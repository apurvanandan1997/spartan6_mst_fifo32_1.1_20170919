==> flow/design.v <==
module mst_pre_fet 
    (
     clk,
     rst_n,
     prefena,        
     prefreq,        
     prefmod,	     
     prefchn,	     
     prefnempt,      
     prefdout,       
     ififord,        
     ifnempt,        
     ififodat,       
     gen0req,         
     gen1req,         
     gen2req,         
     gen3req,         
     gen0dat,         
     gen1dat,         
     gen2dat,         
     gen3dat          
     );
parameter ADDRBIT = 2;
parameter LENGTH  = 4;
parameter WIDTH   = 36;
input clk;
input rst_n;
input prefena;      
input prefreq;      
input prefmod;	    
input [1:0]  prefchn;
output[3:0]  prefnempt;      
output[WIDTH -1:0]  prefdout;      
output ififord;
input [3:0] ifnempt;
input [WIDTH -1:0] ififodat; 
output gen0req;
output gen1req;
output gen2req;
output gen3req;
input[WIDTH-5:0]  gen0dat; 
input[WIDTH-5:0]  gen1dat; 
input[WIDTH-5:0]  gen2dat; 
input[WIDTH-5:0]  gen3dat; 
reg     [WIDTH-1:0]     pref_dat0 [LENGTH-1:0];
reg     [WIDTH-1:0]     pref_dat1 [LENGTH-1:0];
reg     [WIDTH-1:0]     pref_dat2 [LENGTH-1:0];
reg     [WIDTH-1:0]     pref_dat3 [LENGTH-1:0];
reg     [ADDRBIT:0]     pref_len0;
reg     [ADDRBIT:0]     pref_len1;
reg     [ADDRBIT:0]     pref_len2;
reg     [ADDRBIT:0]     pref_len3;
reg     [ADDRBIT-1:0]   wrcnt0;
reg     [ADDRBIT-1:0]   wrcnt1;
reg     [ADDRBIT-1:0]   wrcnt2;
reg     [ADDRBIT-1:0]   wrcnt3;
wire    [3:0] prefnempt; 
assign  prefnempt[0]    =   (pref_len0!={1'b0,{ADDRBIT{1'b0}}});
assign  prefnempt[1]    =   (pref_len1!={1'b0,{ADDRBIT{1'b0}}});
assign  prefnempt[2]    =   (pref_len2!={1'b0,{ADDRBIT{1'b0}}});
assign  prefnempt[3]    =   (pref_len3!={1'b0,{ADDRBIT{1'b0}}});
wire    [3:0] preffull;
assign  preffull[0]    =   (pref_len0[ADDRBIT]);
assign  preffull[1]    =   (pref_len1[ADDRBIT]);
assign  preffull[2]    =   (pref_len2[ADDRBIT]);
assign  preffull[3]    =   (pref_len3[ADDRBIT]);
wire    prefwr; 
wire    write;
assign  write       =   (prefwr & !preffull[prefchn]);
wire    read;
assign  read        =   (prefreq & prefnempt[prefchn]);
wire    [ADDRBIT-1:0]   rdcnt0;
wire    [ADDRBIT-1:0]   rdcnt1;
wire    [ADDRBIT-1:0]   rdcnt2;
wire    [ADDRBIT-1:0]   rdcnt3;
assign  rdcnt0       =   wrcnt0 - pref_len0[ADDRBIT-1:0];
assign  rdcnt1       =   wrcnt1 - pref_len1[ADDRBIT-1:0];
assign  rdcnt2       =   wrcnt2 - pref_len2[ADDRBIT-1:0];
assign  rdcnt3       =   wrcnt3 - pref_len3[ADDRBIT-1:0];
integer     i;
reg [WIDTH-1:0] prefdat0 [LENGTH-1:0];
reg [WIDTH-1:0] prefdat1 [LENGTH-1:0];
reg [WIDTH-1:0] prefdat2 [LENGTH-1:0];
reg [WIDTH-1:0] prefdat3 [LENGTH-1:0];
reg [WIDTH-1:0] prefdin; 
always @(posedge clk or negedge rst_n)
begin
  if(!rst_n) 
    for(i=0; i<LENGTH; i=i+1)
    begin 
      prefdat0[i]      <= {WIDTH{1'b0}};
      prefdat1[i]      <= {WIDTH{1'b0}};
      prefdat2[i]      <= {WIDTH{1'b0}};
      prefdat3[i]      <= {WIDTH{1'b0}};
    end 
  else if(write)
    case (prefchn) 
      2'b00 :  prefdat0[wrcnt0] <= prefdin;
      2'b01 :  prefdat1[wrcnt1] <= prefdin;
      2'b10 :  prefdat2[wrcnt2] <= prefdin;
      2'b11 :  prefdat3[wrcnt3] <= prefdin;
    endcase 
end
always @(posedge clk or negedge rst_n)
begin
  if(!rst_n) 
  begin
    wrcnt0 <= {ADDRBIT{1'b0}};
    wrcnt1 <= {ADDRBIT{1'b0}};
    wrcnt2 <= {ADDRBIT{1'b0}};
    wrcnt3 <= {ADDRBIT{1'b0}};
  end 
  else if(write)
    case (prefchn)
      2'b00:  wrcnt0 <= wrcnt0 + 1'b1;
      2'b01:  wrcnt1 <= wrcnt1 + 1'b1;
      2'b10:  wrcnt2 <= wrcnt2 + 1'b1;
      2'b11:  wrcnt3 <= wrcnt3 + 1'b1;
    endcase
end  
always @(posedge clk or negedge rst_n)
begin
  if(!rst_n) pref_len0  <= {1'b0,{ADDRBIT{1'b0}}};
  else if (prefchn == 2'b00)
    case({read,write})
      2'b01:   pref_len0 <= pref_len0 + 1'b1;
      2'b10:   pref_len0 <= pref_len0 - 1'b1;
      default: pref_len0 <= pref_len0;
    endcase
end
always @(posedge clk or negedge rst_n)
begin
  if(!rst_n) pref_len1  <= {1'b0,{ADDRBIT{1'b0}}};
  else if (prefchn == 2'b01)
    case({read,write})
      2'b01:   pref_len1 <= pref_len1 + 1'b1;
      2'b10:   pref_len1 <= pref_len1 - 1'b1;
      default: pref_len1 <= pref_len1;
    endcase
end
always @(posedge clk or negedge rst_n)
begin
  if(!rst_n) pref_len2  <= {1'b0,{ADDRBIT{1'b0}}};
  else if (prefchn == 2'b10)
    case({read,write})
      2'b01:   pref_len2 <= pref_len2 + 1'b1;
      2'b10:   pref_len2 <= pref_len2 - 1'b1;
      default: pref_len2 <= pref_len2;
    endcase
end
always @(posedge clk or negedge rst_n)
begin
  if(!rst_n) pref_len3  <= {1'b0,{ADDRBIT{1'b0}}};
  else if (prefchn == 2'b11)
    case({read,write})
      2'b01:   pref_len3 <= pref_len3 + 1'b1;
      2'b10:   pref_len3 <= pref_len3 - 1'b1;
      default: pref_len3 <= pref_len3;
    endcase
end
wire [WIDTH-1:0] pref_dout[3:0];
assign pref_dout[0] = prefdat0[rdcnt0]; 
assign pref_dout[1] = prefdat1[rdcnt1]; 
assign pref_dout[2] = prefdat2[rdcnt2]; 
assign pref_dout[3] = prefdat3[rdcnt3];
wire [WIDTH-1:0] prefdout;  
assign prefdout = pref_dout[prefchn];
wire[3:0] prenotful; 
assign prenotful[0] = (pref_len0 < 3);
assign prenotful[1] = (pref_len1 < 3);
assign prenotful[2] = (pref_len2 < 3);
assign prenotful[3] = (pref_len3 < 3);
wire datareq;
wire ififord;  
assign datareq = prefena && prenotful[prefchn] && (ifnempt[prefchn] | prefmod) ;
assign ififord = datareq && (!prefmod);  
reg datareq_p1;
always @(posedge clk or negedge rst_n)
begin
  if(!rst_n) 
    datareq_p1 <= 1'b0;
  else
    datareq_p1 <= datareq; 
end
assign prefwr = datareq_p1;
always @(*)  
begin 
  if (!prefmod)
    prefdin = ififodat; 
  else 
    case (prefchn)
      2'b00: prefdin = {4'hf,gen0dat};
      2'b01: prefdin = {4'hf,gen1dat}; 
      2'b10: prefdin = {4'hf,gen2dat}; 
      2'b11: prefdin = {4'hf,gen3dat}; 
    endcase 
end 
wire gen0req;
wire gen1req;
wire gen2req;
wire gen3req;
assign gen0req = datareq & (prefchn == 2'b00) & prefmod; 
assign gen1req = datareq & (prefchn == 2'b01) & prefmod; 
assign gen2req = datareq & (prefchn == 2'b10) & prefmod; 
assign gen3req = datareq & (prefchn == 2'b11) & prefmod;
endmodule 
=== Step by step through the tools: mst_pre_fet ===
What the tools print for mst_pre_fet, step after step.
Lines are those of the file above, counted from 1.
Cell names lack the library's common part.
A cell with -- has no value.

* Design top: mst_pre_fet
* Clock input: clk
* Library: sky130hd
* Corner: tt_025C_1v80

=== Word level ===
Yosys after proc, flatten, opt, wreduce and memory -nomap, before mapping. Print and check cells are not counted. Equal cells are merged and count once.

* Input bits: 175
* Elaborated cells: 143
* Register bits: 597
* Output and inout port bits: 45

* $add $sub $neg: 16
* Bitwise operators: 11
* Order comparisons: 4
* Equality and inequality tests: 29
* Reductions and logical operators: 43
* Shift operators: 4
* Multiplexer cells: 11

{| class="wikitable"
|+ Operators by type and width
! operator !! count
|-
| 36-bit case mux with 4-bit select || 5
|-
| 32-bit case mux with 3-bit select || 1
|-
| 3-bit AND reduction || 16
|-
| 2-bit == test with constant B || 19
|-
| 36-bit two-way mux || 1
|-
| 3-bit case mux with 2-bit select || 4
|-
| 2-bit by 1-bit == test with 1-bit output with constant B || 10
|-
| 2-bit logical NOT || 9
|-
| 2-bit AND reduction || 8
|-
| 4-bit by 2-bit indexed select with 1-bit output || 4
|-
| 3-bit by 1-bit adder with 3-bit output with constant B || 4
|-
| 3-bit by 1-bit subtractor with 3-bit output with constant B || 4
|-
| 3-bit by 2-bit < comparator with 1-bit output with constant B || 4
|-
| 3-bit nonzero test || 4
|-
| 1-bit bitwise AND || 10
|-
| 2-bit by 1-bit adder with 2-bit output with constant B || 4
|-
| 2-bit subtractor || 4
|-
| 1-bit logical AND || 3
|-
| 1-bit logical NOT || 2
|-
| 2-bit nonzero test || 1
|-
| 1-bit bitwise OR || 1
|}

=== Longest topological paths ===
Depth = most cells in a row (Yosys ltp): at word level without a register or memory, in the mapped netlist without a sequential cell, where the memories' decode and read muxes count.

* Depth in word-level cells: 6
* ABC_AREA: 0
* Mapped depth: 12
* Mapped depth without buffers: 9

=== Synthesis result ===
Yosys stat after the flow's synthesis: flattened, memories mapped to cells. It holds for the ABC_AREA given above (unset counts as 0); a run with the other value may have another netlist.
The area totals of this step are shown rounded.

* Sequential area: 0.0149 sq mm
* Flip-flops: 597
* Cell area after synthesis: 0.0276 sq mm
* Buffers: 223
* Mapped cells: 2624

{| class="wikitable"
|+ Cells by type
! cell !! count !! area in all (sq um)
|-
| dfrtp_1 || 597 || 1.49E+04
|-
| o21ai_0 || 554 || 2.77E+03
|-
| nand2_1 || 642 || 2.41E+03
|-
| mux4_2 || 105 || 2.36E+03
|-
| mux2i_1 || 134 || 1.34E+03
|-
| clkbuf_1 || 167 || 626.851
|-
| o22ai_1 || 44 || 275.264
|-
| ha_1 || 21 || 262.752
|-
| mux4_1 || 7 || 183.926
|-
| xnor2_1 || 21 || 183.926
|-
| buf_2 || 34 || 170.163
|-
| nor3_1 || 34 || 170.163
|-
| o21ai_1 || 32 || 160.154
|-
| mux2_2 || 14 || 157.651
|-
| a22o_1 || 17 || 148.893
|-
| or3_1 || 22 || 137.632
|-
| o2111ai_1 || 14 || 122.618
|-
| buf_4 || 12 || 90.086
|}

Not listed: further types 33, cells in them 153.

=== Timing after synthesis ===
OpenSTA on the mapped netlist: ideal clock, no wires. The path of least setup slack (recovery checks aside). Input and output delay are each 20% of the period. Register names are those of the netlist, which keeps one name where synthesis merged equal registers.

* Path kind: input-to-output
* Start: input prefchn[0]
* End: output prefdout[25]
* Launch time at the first pin: 990 ps
* Stages: 8
* Output delay: 990 ps
* Path slack: 1392 ps
* Clock period: 4950 ps
* External input delay: 990 ps
* Arrival: 2568 ps
* Data required time: 3960 ps
* Buffers on the path: 5
* Delay of the path: 1578 ps
* Synthesis period reached: 3558 ps

"delay of the path" is the arrival time less input delay plus setup time.
A path that ends at an output port has no setup time.
"stages": output pins that drive a net of the path, with the launching flip-flop's if there is one; two outputs of one cell count as two.
"synthesis period reached" is the clock period less the worst setup slack; recovery checks do not enter. This is arithmetic on one report: input and output delays are still those of the set period (20% each).
The rows between start and end are the longest chain of elaborated cells between them; the timing report does not say that the signal goes this way. Where chains are equally long, one stands for them.
Each line given opens the expression or statement behind the cell; cells for indexed reads and writes are added by Yosys, which also makes memories of some case tables.

* Cell sequence: buf_4 buf_6 buf_4 nor2_1 clkbuf_1 clkbuf_1 nand2_1 o2111ai_1
* Length of the longest elaborated chain: 2
* Elaborated cells between the ends (all ways): 5
* Those cells by class: eq/ne (3); mux (1); reduce/logical (1)

{| class="wikitable"
|+ RTL lines, path after synthesis
! item !! line !! source
|-
| start: declaration || 31 || <nowiki>input [1:0]  prefchn;</nowiki>
|-
| 2-bit == test || 167 || <nowiki>assign prefdout = pref_dout[prefchn];</nowiki>
|-
| 36-bit case mux with 4-bit select || 167 ||
|-
| end: declaration || 33 || <nowiki>output[WIDTH -1:0]  prefdout;</nowiki>
|}

=== Timing after layout ===
From the final timing report of run A: the path of least setup slack in the routed layout; clock arrival at registers is part of the times.
The path's times are printed in steps of 10 ps; the period is the one set.

* Path kind: reg-to-output
* Start: register wrcnt1[0]
* End: output prefdout[3]
* Launch time at the first pin: 630 ps
* Data required time: 3820 ps
* Clock period: 4770 ps
* Path slack: 120 ps
* Arrival: 3690 ps
* Stages: 8
* Output delay: 950 ps
* Buffers on the path: 2

The rows between start and end are the longest chain of elaborated cells between them; the timing report does not say that the signal goes this way. Where chains are equally long, one stands for them.

* Cell sequence: dfrtp_1 inv_1 ha_2 buf_4 mux4_2 a22o_1 or3_1 clkdlybuf4s50_1
* Length of the longest elaborated chain: 4
* Elaborated cells between the ends (all ways): 7
* Source lines of those cells: 3
* Those cells by class: add/sub (1); eq/ne (3); mux (2); reduce/logical (1)

{| class="wikitable"
|+ RTL lines, path post-layout
! item !! line !! source
|-
| start: declaration || 54 || <nowiki>reg     [ADDRBIT-1:0]   wrcnt1;</nowiki>
|-
| start: assignment || 109 || <nowiki>wrcnt1 <= {ADDRBIT{1'b0}};</nowiki>
|-
| start: assignment || 116 || <nowiki>2'b01:  wrcnt1 <= wrcnt1 + 1'b1;</nowiki>
|-
| 2-bit subtractor || 77 || <nowiki>assign  rdcnt1       =   wrcnt1 - pref_len1[ADDRBIT-1:0];</nowiki>
|-
| 2-bit == test || 163 || <nowiki>assign pref_dout[1] = prefdat1[rdcnt1];</nowiki>
|-
| 36-bit case mux with 4-bit select || 163 ||
|-
| 36-bit case mux with 4-bit select || 167 || <nowiki>assign prefdout = pref_dout[prefchn];</nowiki>
|-
| end: declaration || 33 || <nowiki>output[WIDTH -1:0]  prefdout;</nowiki>
|}

==> runs of mst_pre_fet <==
Top module mst_pre_fet; platform sky130hd; tools Yosys and OpenROAD; 2 stored runs in no particular order. Input and output delays are each 20% of the period that was set; the output load is 0.01 pF.
"clock period achieved" = clock period - worst setup slack. The figure is calculated, with input and output delays left at 20% of the set period.
"time on the worst setup path" = time allowed to the worst setup path (clock period - input delay - output delay, where it has them) - its slack; a late launch clock adds to it, a late capture clock takes from it.
"power consumption" rests on the timing tool's default activity at the inputs, not on a simulated workload.
"time on the worst setup path" is given in steps of 10 ps.
The results are shown rounded.

=== Run A ===
{| class="wikitable"
! Setting !! Value
|-
| period_ns || 4.77
|-
| CAP_MARGIN || 20
|-
| CORE_MARGIN || 2
|-
| CORE_UTILIZATION || 40
|-
| SLEW_MARGIN || 20
|-
! Result !! Value
|-
| Final setup TNS || 0 ps
|-
| Time on the worst setup path || 3690 ps
|-
| Critical path kind || reg-to-output
|-
| Clock period achieved || 4645 ps
|-
| Mapped cell area after synthesis || 0.0276 sq mm
|-
| Power consumption || 23.0 mW
|-
| Standard-cell area after layout || 0.0331 sq mm
|-
| Die size || 0.0712 sq mm
|-
| Worst setup slack after layout || 125 ps
|-
| Utilization of the finished layout || 0.484
|}

=== Run B ===
{| class="wikitable"
! Setting !! Value
|-
| period_ns || 3.45
|-
| CORE_UTILIZATION || 71
|-
| PLACE_DENSITY || 0.45
|-
| CORE_ASPECT_RATIO || 1.23
|-
| CELL_PAD_IN_SITES_DETAIL_PLACEMENT || 0
|-
| TNS_END_PERCENT || 25
|-
| MIN_ROUTING_LAYER || met1
|-
| CAP_MARGIN || 20
|-
| CORE_MARGIN || 2
|-
| SLEW_MARGIN || 20
|-
! Result !! Value
|-
| Final setup TNS || -3300 ps
|-
| Time on the worst setup path || 2970 ps
|-
| Critical path kind || reg-to-output
|-
| Clock period achieved || 3661 ps
|-
| Mapped cell area after synthesis || 0.0276 sq mm
|-
| Power consumption || 35.7 mW
|-
| Standard-cell area after layout || 0.034 sq mm
|-
| Die size || 0.0405 sq mm
|-
| Worst setup slack after layout || -211 ps
|-
| Utilization of the finished layout || 0.879
|}
