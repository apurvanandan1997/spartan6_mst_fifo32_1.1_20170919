==> flow/design.v <==
module mst_fifo_fsm (
  input  rst_n,
  input  clk,
  input  txe_n,
  input  rxf_n,
  input  [31:0] idata,
  input  [3:0]  ibe,
  input  mltcn,
  input  stren,
  input  r_oob,
  input  w_oob,  
  input  [3:0] mst_rd_n,
  input  [3:0] mst_wr_n,
  output  reg [31:0] odata,
  output  reg [3:0]  obe,
  output  reg dt_oe_n,
  output  reg be_oe_n,
  output  wire siwu_n,
  output  reg wr_n,    
  output  reg rd_n,
  output  reg oe_n,
  output  [3:0] tp_debug_sig,  
  output  ch0_vld,
  output  ch1_vld,
  output  ch2_vld,
  output  ch3_vld,
  output  [31:0] chk_data,
  input	  [3:0] chk_err,  
  input  [3:0] ififoafull,  
  input  [3:0] ififonempt, 
  output  ififowr,
  output  [ 1:0] ififowrid,
  output  [35:0] ififo_wdat,
  output wire prefena,
  output wire prefreq,
  output wire prefmod,
  output wire [1:0] prefchn,
  input [ 3:0]  prefnempt, 
  input [35:0]  prefdout
);
  localparam IDLE	= 4'b0001;
  localparam MTRD	= 4'b0010;
  localparam MDLE	= 4'b0100;
  localparam MTWR	= 4'b1000;
  reg [3:0] nxt_state, cur_stap1, cur_stap2, cur_stap3, cur_stap4;
  wire [3:0] cur_state;  
  assign tp_debug_sig[3:0] 	= 4'b1010; 
  assign siwu_n		= 1'b1;
  wire [3:0] imst_rd_n;
  wire [3:0] imst_wr_n;
  reg  [3:0] mst_rd_n_p1;
  reg  [3:0] mst_wr_n_p1;
  reg  [3:0] mst_rd_n_p2;
  reg  [3:0] mst_wr_n_p2;
  reg        mst_wr_n_p3;
  reg        mst_wr_n_p4;
  wire [3:0] ibuf_ful;
  wire [3:0] ibuf_nep;
  reg  [1:0] ichannel;
  reg  [36:0] remain[3:0]; 
  reg  rxf_n_p1;
  reg  txe_n_p1; 
  reg  w_oob_p1;
  reg  w_oob_p2;
  reg  r_oob_p1;
  reg  r_oob_p2;
  reg  r_oob_p3;
  reg  w_1byte;
  reg  w_1flag; 
  assign imst_rd_n = mst_rd_n_p2;
  assign imst_wr_n = mst_wr_n_p2;
  assign ibuf_ful  = ififoafull; 
  assign ibuf_nep  = ififonempt | prefnempt | {remain[3][36],remain[2][36],remain[1][36],remain[0][36]};
  reg [3:0] irxf_n;
  reg [3:0] itxe_n;
  always @ (posedge clk or negedge rst_n)
  begin
    if (~rst_n)
    begin 
      irxf_n	<=	4'hf;
      itxe_n 	<=	4'hf;
    end 
    else if (((cur_stap2 == IDLE) || (cur_stap2 == MDLE)) && (!txe_n) && wr_n)
      begin
        irxf_n    <= mltcn ? idata[15:12] : {3'b111,rxf_n}; 
        itxe_n    <= mltcn ? idata[11:8]  : {3'b111,txe_n}; 
      end
  end
  always @ (posedge clk or negedge rst_n)
  begin
    if (~rst_n)
      w_1byte <= 1'b0;
    else if (r_oob_p2 & (!r_oob_p3))
      w_1byte <= 1'b1;
    else if (w_1byte && (cur_stap1 == IDLE) && (cur_stap2 == MTWR))
      w_1byte <= 1'b0;
    else if (!r_oob_p2)
      w_1byte <= 1'b0; 
  end 
  always @ (posedge clk or negedge rst_n)
  begin
    if (~rst_n)
      w_1flag <= 1'b0;
    else if (!r_oob_p2) 
      w_1flag <= 1'b0;
    else if (w_1byte & (cur_stap2 == MTWR))
      w_1flag <= 1'b1;
  end 
  reg [3:0] ifsm_cond;
  wire r_oobe;
  assign r_oobe = r_oob_p2 | ((!mltcn) & (!wr_n) & (obe != 4'hF)); 
  always @ (posedge clk or negedge rst_n)
  begin
    if (~rst_n)
      ifsm_cond <= 4'h0;
    else if (!mltcn)
    begin
      ifsm_cond[0] <= (cur_stap1 == IDLE) & (!imst_rd_n[0]) & (!rxf_n)& (!ibuf_ful[0]); 
      ifsm_cond[1] <= (cur_state == MTRD) & ( imst_rd_n[0]  | (rxf_n  & (!rxf_n_p1))  | ibuf_ful[0]) ; 
      ifsm_cond[2] <= (cur_state == MDLE) & (!imst_wr_n[0]) & (!txe_n)& (ibuf_nep[0]  | stren | w_1byte) & (!w_1flag);
      ifsm_cond[3] <= (cur_stap3 == MTWR) & ( imst_wr_n[0]  | (txe_n  & (!txe_n_p1))  | r_oobe |
		                            ((!ififonempt[0]) & (!stren) & (!prefnempt[0]))) ; 
    end 
    else 
    begin 
      ifsm_cond[0] <= (!imst_rd_n[ichannel]) & (!irxf_n[ichannel])  & (!ibuf_ful[ichannel]) & (cur_stap3 == IDLE); 
      ifsm_cond[1] <= ( imst_rd_n[ichannel]  | (rxf_n & (!rxf_n_p1))|   ibuf_ful[ichannel]) & (cur_state == MTRD); 
      ifsm_cond[2] <= (!imst_wr_n[ichannel]) & (!itxe_n[ichannel])  & (ibuf_nep[ichannel] | stren) & (cur_stap3 == MDLE);
      ifsm_cond[3] <= ( imst_wr_n[ichannel]  | (rxf_n & (!rxf_n_p1))| 
			((!ififonempt[ichannel]) & (!stren) & (!prefnempt[ichannel]))) & (cur_stap3 == MTWR); 
    end 
  end 
  always @ (posedge clk, negedge rst_n)
  begin
    if (~rst_n) begin
      cur_stap1 <= IDLE;
      cur_stap2 <= IDLE;
      cur_stap3 <= IDLE;
      cur_stap4 <= IDLE;
    end
    else begin
      cur_stap1 <= cur_state;
      cur_stap2 <= cur_stap1; 
      cur_stap3 <= cur_stap2; 
      cur_stap4 <= cur_stap3; 
    end
  end
  assign cur_state = nxt_state;
  always @ (posedge clk, negedge rst_n) 
  begin
    if (~rst_n)
      nxt_state <= IDLE;
    else if (chk_err != 4'b0000)
      nxt_state <= MDLE;
    else 
      case (cur_state)
        IDLE : nxt_state <= ifsm_cond[0] ? MTRD : (((cur_stap4 == IDLE) & (cur_stap3 == IDLE)  & 
                                                 (cur_stap2 == IDLE) & (cur_stap1 == IDLE)) ? MDLE : IDLE); 
        MTRD : nxt_state <= ifsm_cond[1] ? MDLE : MTRD;
        MDLE : nxt_state <= ifsm_cond[2] ? MTWR : (((cur_stap4 == MDLE) & (cur_stap3 == MDLE)  & 
                                                 (cur_stap2 == MDLE) & (cur_stap1 == MDLE)) ? IDLE : MDLE); 
        MTWR : nxt_state <= (ifsm_cond[3] | (r_oobe & (!wr_n))) ? IDLE : MTWR; 
      endcase
  end
  always @ (posedge clk or negedge rst_n)
  begin 
    if (~rst_n) 
      ichannel <= 2'b00;
    else if (!mltcn)
      ichannel <= 2'b00;
    else if ((cur_stap1 == IDLE) & (cur_stap2 != IDLE))
      ichannel <= ichannel + 1'b1; 
  end 
reg  [31:0] rdata;
reg  [3:0] rbe; 
reg  rvalid;
wire [31:0] wdata;
wire [3:0] wbe; 
  always @ (posedge clk or negedge rst_n)
  begin
    if (~rst_n)
    begin 
      odata	<= 32'hFFFF_FFFF;
      obe	<=  4'hF;
    end
    else if ((cur_state == MTWR) || (cur_stap1 == MTWR)) 
      if (!mltcn) 
      begin
        odata <= r_oobe ? 32'h0000_0036 : (remain[0][36] ? remain[0][31:0]  : wdata[31:0]);
        obe   <= r_oobe ? 4'h1          : (remain[0][36] ? remain[0][35:32] : wbe);
      end 
      else 
      begin 
        if ((cur_stap1 != MTWR) | (cur_stap2 != MTWR))
        begin 
          odata[31:16] <= 16'hffff; 
          odata[15:8]  <= odata[15:8];
          odata[7:0]   <= {6'b000000,ichannel} + 1'b1; 
          obe          <= 4'h1;
        end 
        else 
        begin
          odata <= remain[ichannel][36] ? remain[ichannel][31:0]  : wdata[31:0];
          obe   <= remain[ichannel][36] ? remain[ichannel][35:32] : wbe;
        end 
      end 
    else if ((cur_state == MTRD) & mltcn)
      begin 
        odata[31:16] <= 16'hffff; 
        odata[15:8]  <= odata[15:8];
        odata[7:0]   <= {6'b000000,ichannel} + 1'b1; 
        obe	     <= 4'h0;
      end  
    else if ((cur_stap2 == IDLE) | (cur_stap2 == MDLE)) 
    begin 
      odata	<= 32'hFFFF_FFFF;
      obe	<=  4'hF;
    end
  end
  always @ (posedge clk or negedge rst_n)
  begin
    if (~rst_n)
    begin 
      rdata     <= 'b0;
      rbe	<= 'b0; 
      rvalid    <= 'b0; 
    end
    else if (cur_stap1 == MTRD)
    begin
      rdata 	<= idata;
      rbe	<= ibe;
      if (mltcn)
        rvalid	<= (rxf_n | wr_n) ? 1'b0 : 1'b1;
      else    
        rvalid 	<= (rxf_n | rd_n) ? 1'b0 : (!w_oob_p2);   
    end  
    else 
    begin 
      rdata     <= 'b0;
      rbe	<= 'b0; 
      rvalid    <= 'b0; 
    end
  end 
  always @ (posedge clk or negedge rst_n)
  begin
    if (~rst_n)
    begin 
      dt_oe_n	<= 'b1;
      be_oe_n 	<= 'b1;
      wr_n	<= 'b1;     
      rd_n	<= 'b1; 
      oe_n	<= 'b1;
    end
    else
    begin  
      if ((cur_state == IDLE) || (cur_state == MDLE)) 
      begin 
        dt_oe_n	<= mltcn;  
        be_oe_n	<= 'b0;
        wr_n	<= 'b1;     
        rd_n	<= 'b1; 
        oe_n	<= 'b1;
      end
      else if (cur_state == MTRD)
        if (!mltcn) 
        begin
          dt_oe_n 	<= 'b1;
          be_oe_n 	<= 'b1;
          wr_n		<= 'b1;     
          rd_n		<= (rxf_n | oe_n) ? 1'b1 : 1'b0; 
          oe_n		<=  rxf_n         ? 1'b1 : 1'b0; 
        end
        else
        begin
          be_oe_n 	<= !(cur_stap1 == IDLE);  
          wr_n		<= (rxf_n & (!rxf_n_p1)) ? 1'b1 : ((cur_stap1 == IDLE)?  1'b0 : wr_n); 
          rd_n		<= 1'b1; 
          oe_n		<= 1'b1;  
        end
      else if (cur_state == MTWR) 
        if (!mltcn) 
        begin
      	  dt_oe_n	<= 1'b0; 
      	  be_oe_n 	<= 1'b0;
          if ((cur_stap3 == MTWR) && (cur_stap4 == MDLE)) 
            wr_n        <= 1'b0; 
          else if (((!prefnempt[0]) & (!stren)) | r_oobe | txe_n)
	    wr_n 	<= 1'b1;
      	  rd_n		<= 'b1; 
      	  oe_n		<= 'b1;
        end 
        else 
        begin 
          dt_oe_n	<= wr_n;  
          be_oe_n 	<= 1'b0;
          if (rxf_n & (!rxf_n_p1))
            wr_n	<= 1'b1;
          else if (cur_stap1 == MDLE)
            wr_n	<= 1'b0;
          else if ((!rxf_n) & (((!stren) & (!prefnempt[ichannel])) | ifsm_cond[3])) 
            wr_n	<= 1'b1;
          rd_n		<= 1'b1; 
          oe_n		<= 1'b1; 
        end 
    end 
  end
  wire readburst;
  reg  readburst_p1; 
  wire rd245;
  wire rd600; 
  wire rema600;
  assign rd245 = (!mltcn) && (!txe_n) && (prefnempt[0] | stren) && (!r_oobe) && (cur_stap3 == MTWR) 
                          && (!remain[0][36]) && (!mst_wr_n_p4) && prefena;  
  assign rd600 =   mltcn  && (!rxf_n) && (!wr_n) && (prefnempt[ichannel] | stren) && (cur_stap3 == MTWR); 
  assign rema600 = (!remain[ichannel][36]) & (cur_stap2 == MTWR) & (cur_stap3 != MTWR) & mltcn;
  assign readburst  = rd245 | rd600;
  always @ (posedge clk or negedge rst_n)
  begin
    if (~rst_n)
      begin
        remain[0] <= 37'd0;
        remain[1] <= 37'd0;
        remain[2] <= 37'd0;
        remain[3] <= 37'd0;
      end
    else if ((cur_stap3 == MTWR) && (cur_stap4 == MDLE) && (!mltcn))
      remain[ichannel] <= 37'd0;
    else if ((cur_stap2 == MTWR) && (cur_stap3 == MDLE) && mltcn)
      remain[ichannel] <= 37'd0;
    else if (((!wr_n) & txe_n & readburst_p1  & (!mltcn)) |
             ((!wr_n) & rxf_n & readburst_p1  & mltcn)    | 
             ((wr_n) & (!rxf_n) & readburst_p1  & mltcn)  | 
             ((wr_n) & (rxf_n) & readburst_p1  & mltcn))
      remain[ichannel] <= {1'b1,obe,odata};
  end
  always @ (posedge clk or negedge rst_n)
  begin 
    if (~rst_n) 
    begin 
      readburst_p1<= 1'b0;
      rxf_n_p1	  <= 1'b1;
      txe_n_p1	  <= 1'b1;
      w_oob_p1    <= 1'b0;
      w_oob_p2    <= 1'b0;
      r_oob_p1    <= 1'b0;
      r_oob_p2    <= 1'b0;
      r_oob_p3    <= 1'b0;
      mst_rd_n_p1 <= 4'hF;
      mst_wr_n_p1 <= 4'hF;;
      mst_rd_n_p2 <= 4'hF;
      mst_wr_n_p2 <= 4'hF;;
      mst_wr_n_p3 <= 1'b1;;
      mst_wr_n_p4 <= 1'b1;;
    end 
    else
    begin 
      readburst_p1<= readburst;
      rxf_n_p1    <= rxf_n; 
      txe_n_p1    <= txe_n; 
      w_oob_p1    <= w_oob;		
      w_oob_p2    <= w_oob_p1;
      r_oob_p1    <= r_oob;		
      r_oob_p2    <= r_oob_p1;
      r_oob_p3    <= r_oob_p2;
      mst_rd_n_p1 <= mst_rd_n;
      mst_wr_n_p1 <= mst_wr_n;
      mst_rd_n_p2 <= mst_rd_n_p1;
      mst_wr_n_p2 <= mst_wr_n_p1;
      mst_wr_n_p3 <= mst_wr_n_p2[0];
      mst_wr_n_p4 <= mst_wr_n_p3;
    end 
  end
assign ch0_vld = rvalid & stren & (ichannel == 2'b00);
assign ch1_vld = rvalid & stren & (ichannel == 2'b01) & mltcn;
assign ch2_vld = rvalid & stren & (ichannel == 2'b10) & mltcn;
assign ch3_vld = rvalid & stren & (ichannel == 2'b11) & mltcn;
assign chk_data= rdata;
assign prefena = (cur_state == MTWR);
assign prefreq = readburst | rema600;
assign prefmod = stren;
assign prefchn = ichannel;
assign wdata   = prefdout[31:0];
assign wbe     = prefdout[35:32];
assign ififowr  	= rvalid & (!stren);
assign ififowrid 	= ichannel;
assign ififo_wdat 	= {rbe,rdata}; 
endmodule 
# Step by step through the tools: mst_fifo_fsm
# Tool output for the design above, in the order of the flow.
# Line numbers count from 1 in the design file above.
# Library cell names are shortened.
# Not given: --
# design
design	mst_fifo_fsm
clock	clk
library	sky130hd
corner	tt_025C_1v80

# Word level
# Source: Yosys, flattened and elaborated. Widths are those after wreduce. Registers that Yosys merges into a memory's read port (data or address) are not register bits. Print and check cells do not count.
# bits
wordCells	350
output_inout_bits	126
in_bits	104
reg_bits	288
# classes
muxes	106
add_sub_neg	2
reduce_logical	68
shifts	8
n_eq	32
bitwise	94
# ops
cell	n
37-bit 2-to-1 mux	23
37-bit case mux with 4-bit select	1
32-bit 2-to-1 mux	4
16-bit 2-to-1 mux	5
8-bit 2-to-1 mux	9
1-bit bitwise AND	63
4-bit 2-to-1 mux	14
1-bit 2-to-1 mux	43
4-bit by 2-bit indexed select with 1-bit output	8
1-bit OR	29
1-bit zero test	27
3-bit nonzero test	7
4-bit by 1-bit equality test with 1-bit output with constant B	5
4-bit by 3-bit equality test with 1-bit output with constant B	5
1-bit logical AND	19
4-bit equality test with constant B	4
4-bit inequality test with constant B	4
4-bit case mux with 4-bit select	1
3-bit 2-to-1 mux	4
2-bit AND reduction	5
5-bit nonzero test	2
4-bit by 2-bit equality test with 1-bit output with constant B	2
4-bit OR	2
3-bit inequality test with constant B	2
6-bit by 1-bit inequality test with 1-bit output with constant B	1
5-bit inequality test with constant B	1
2-bit by 1-bit inequality test with 1-bit output with constant B	2
2-bit equality test with constant B	2
# Not listed: further kinds 13, cells in them 16.

# Depth
# Longest topological path by Yosys (ltp), each cell counted once; first at word level (registers and memories cut), then after technology mapping (sequential cells cut; the memories' decode and read muxes count).
# logic_depth
word_depth	12
ABC_AREA	0
mapped_depth	12
depth_no_buf	7

# Synthesis result
# Yosys stat after the flow's synthesis: flattened, memories mapped to cells. It holds for the ABC_AREA given above (unset counts as 0); a run with the other value may have another netlist.
# synth_totals
yosys_area_um2	13257.7
buf_cells	126
mapped_cells	1134
flip_flops	288
sequential_area_um2	7299.5
# by_type
cell	n	type_area_um2
dfrtp_1	214	5.36E+03
dfstp_2	74	1.94E+03
a22o_1	145	1.27E+03
mux2i_1	66	660.634
a222oi_1	38	380.365
buf_4	46	345.331
a21oi_1	66	330.317
and2_1	43	269.008
nor2_1	66	247.738
o21ai_0	38	190.182
clkbuf_1	50	187.68
nand2_1	49	183.926
o22a_1	17	148.893
buf_6	13	146.39
nor2b_1	23	143.888
mux4_2	5	112.608
o32a_1	9	90.086
nor4b_1	10	87.584
# Other cell types: 56; their cells: 162.

# Timing after synthesis
# Path of least setup slack by OpenSTA after synthesis, without wires, with an ideal clock, recovery checks aside; 20% of the period is set as input and as output delay. Where synthesis merged equal registers, the netlist keeps one of their names.
# synth_timing
path_type	reg-to-output
start	register ichannel[0]
end	output port prefreq
path_slack_ns	1.323
t_required_ns	3.744
stages	12
arrival_ns	2.421
n_path_buf	5
launch_ns	0.000
out_delay_ns	0.936
period_ns	4.68
delay_ns	2.421
synth_period_reached_ns	3.357
# "delay_ns" = arrival - input delay + setup time.
# At an output port there is no setup time.
# "stages" counts driving pins, that of a launching flip-flop among them; a cell with two outputs on the path counts twice.
# "synth_period_reached_ns" is the clock period less the worst setup slack; recovery checks do not enter. This is arithmetic on one report: input and output delays are still those of the set period (20% each).
# Between the ends stands the longest chain of elaborated cells between them, by number of cells; it is not shown to be the way that was timed. Of several equally long chains one is given.
# Each line given opens the expression or statement behind the cell; cells for indexed reads and writes are added by Yosys, which also makes memories of some case tables.
# At most two assigning lines are given for a register; there are more.
# synth_between
path_cell_list	dfrtp_1 buf_2 buf_1 inv_1 ha_1 clkbuf_1 a222oi_1 a21oi_1 buf_2 buf_2 nor3_1 or2_1
elab_chain_len	7
cone_cells	15
classes_between	3 x eq/ne; 1 x shift; 1 x mux; 6 x logic; 4 x reduce/logical
# synth_rtl
element	line_no	text
from (decl)	59	reg  [1:0] ichannel;
from (assign)	168	ichannel <= 2'b00;
from (assign)	172	ichannel <= ichannel + 1'b1;
2-bit equality test	315	assign rema600 = (!remain[ichannel][36]) & (cur_stap2 == MTWR) & (cur_stap3 != MTWR) & mltcn;
37-bit case mux with 4-bit select	315
1-bit zero test	315
1-bit bitwise AND x3	315
1-bit OR	379	assign prefreq = readburst | rema600;
to (decl)	35	output wire prefreq,

# Timing after layout
# From the final timing report of entry A: the path of least setup slack in the routed layout; clock arrival at registers is part of the times.
# layout_timing
path_type	reg-to-output
start	register ichannel[0]
end	output port prefreq
arrival_ns	2.72
period_ns	2.29
stages	9
t_required_ns	1.83
launch_ns	0.60
path_slack_ns	-0.89
n_path_buf	3
out_delay_ns	0.46
# At most two assigning lines are given for a register; there are more.
# layout_between
path_cell_list	dfrtp_2 buf_8 buf_6 mux4_2 nor2_1 or3_4 a21boi_2 or2_4 buf_6
cone_cells	15
classes_between	3 x eq/ne; 1 x shift; 1 x mux; 6 x logic; 4 x reduce/logical
# layout_rtl
element	line_no	text
from (decl)	59	reg  [1:0] ichannel;
from (assign)	168	ichannel <= 2'b00;
from (assign)	172	ichannel <= ichannel + 1'b1;
to (decl)	35	output wire prefreq,
# Chain of elaborated cells between the ends: none given.
# Some nets on the timed path still bear RTL names; the line given drives or declares the net.
# layout_named_nets
net	line_no	text
readburst	316	assign readburst  = rd245 | rd600;

# Stored flow runs of mst_fifo_fsm (2 of them; Yosys, OpenROAD, sky130hd). They differ in their settings and are not a sequence. Constraints: input delay and output delay 20% of the set period each, output load 0.01 pF.
# "period_less_ws_ns" means the clock period less the worst setup slack. The figure is calculated, with input and output delays left at 20% of the set period.
# "critical_path_time_ns" = time allowed to the worst setup path (clock period - input delay - output delay, where it has them) - its slack; a late launch clock adds to it, a late capture clock takes from it.
# "final_power_mw" is the tool's figure for a default switching activity; nothing was simulated.
# A setting shown as n/a is not set for that run.
run	period_ns	CORE_UTILIZATION	SETUP_SLACK_MARGIN	PLACE_DENSITY_LB_ADDON	CORE_ASPECT_RATIO	CELL_PAD_IN_SITES_DETAIL_PLACEMENT	GPL_TIMING_DRIVEN	CAP_MARGIN	CORE_MARGIN	SLEW_MARGIN	TNS_END_PERCENT	ABC_AREA	GPL_ROUTABILITY_DRIVEN	synth_area_um2	final_die_area_um2	layout_stdcell_area_um2	post_route_util_pct	timing.setup.ws_ns	tns_ns	worst_hold_slack_ns	final_power_mw	period_less_ws_ns	critical_path_time_ns	timing.worst_path_kind
entry A	2.29	38	0.17	0.15	0.67	2	0	20	2	20	n/a	n/a	n/a	13257.7	36429.1	20048.0	58.9	-0.886	-48.352	0.254	11.580	3.176	2.72	reg-to-output
entry B	5.06	34	-0.05	0.13	n/a	0	1	15	2	25	50	1	1	14432.6	44112.6	18138.6	43.2	0.814	0.000	0.349	5.383	4.246	3.23	reg-to-output
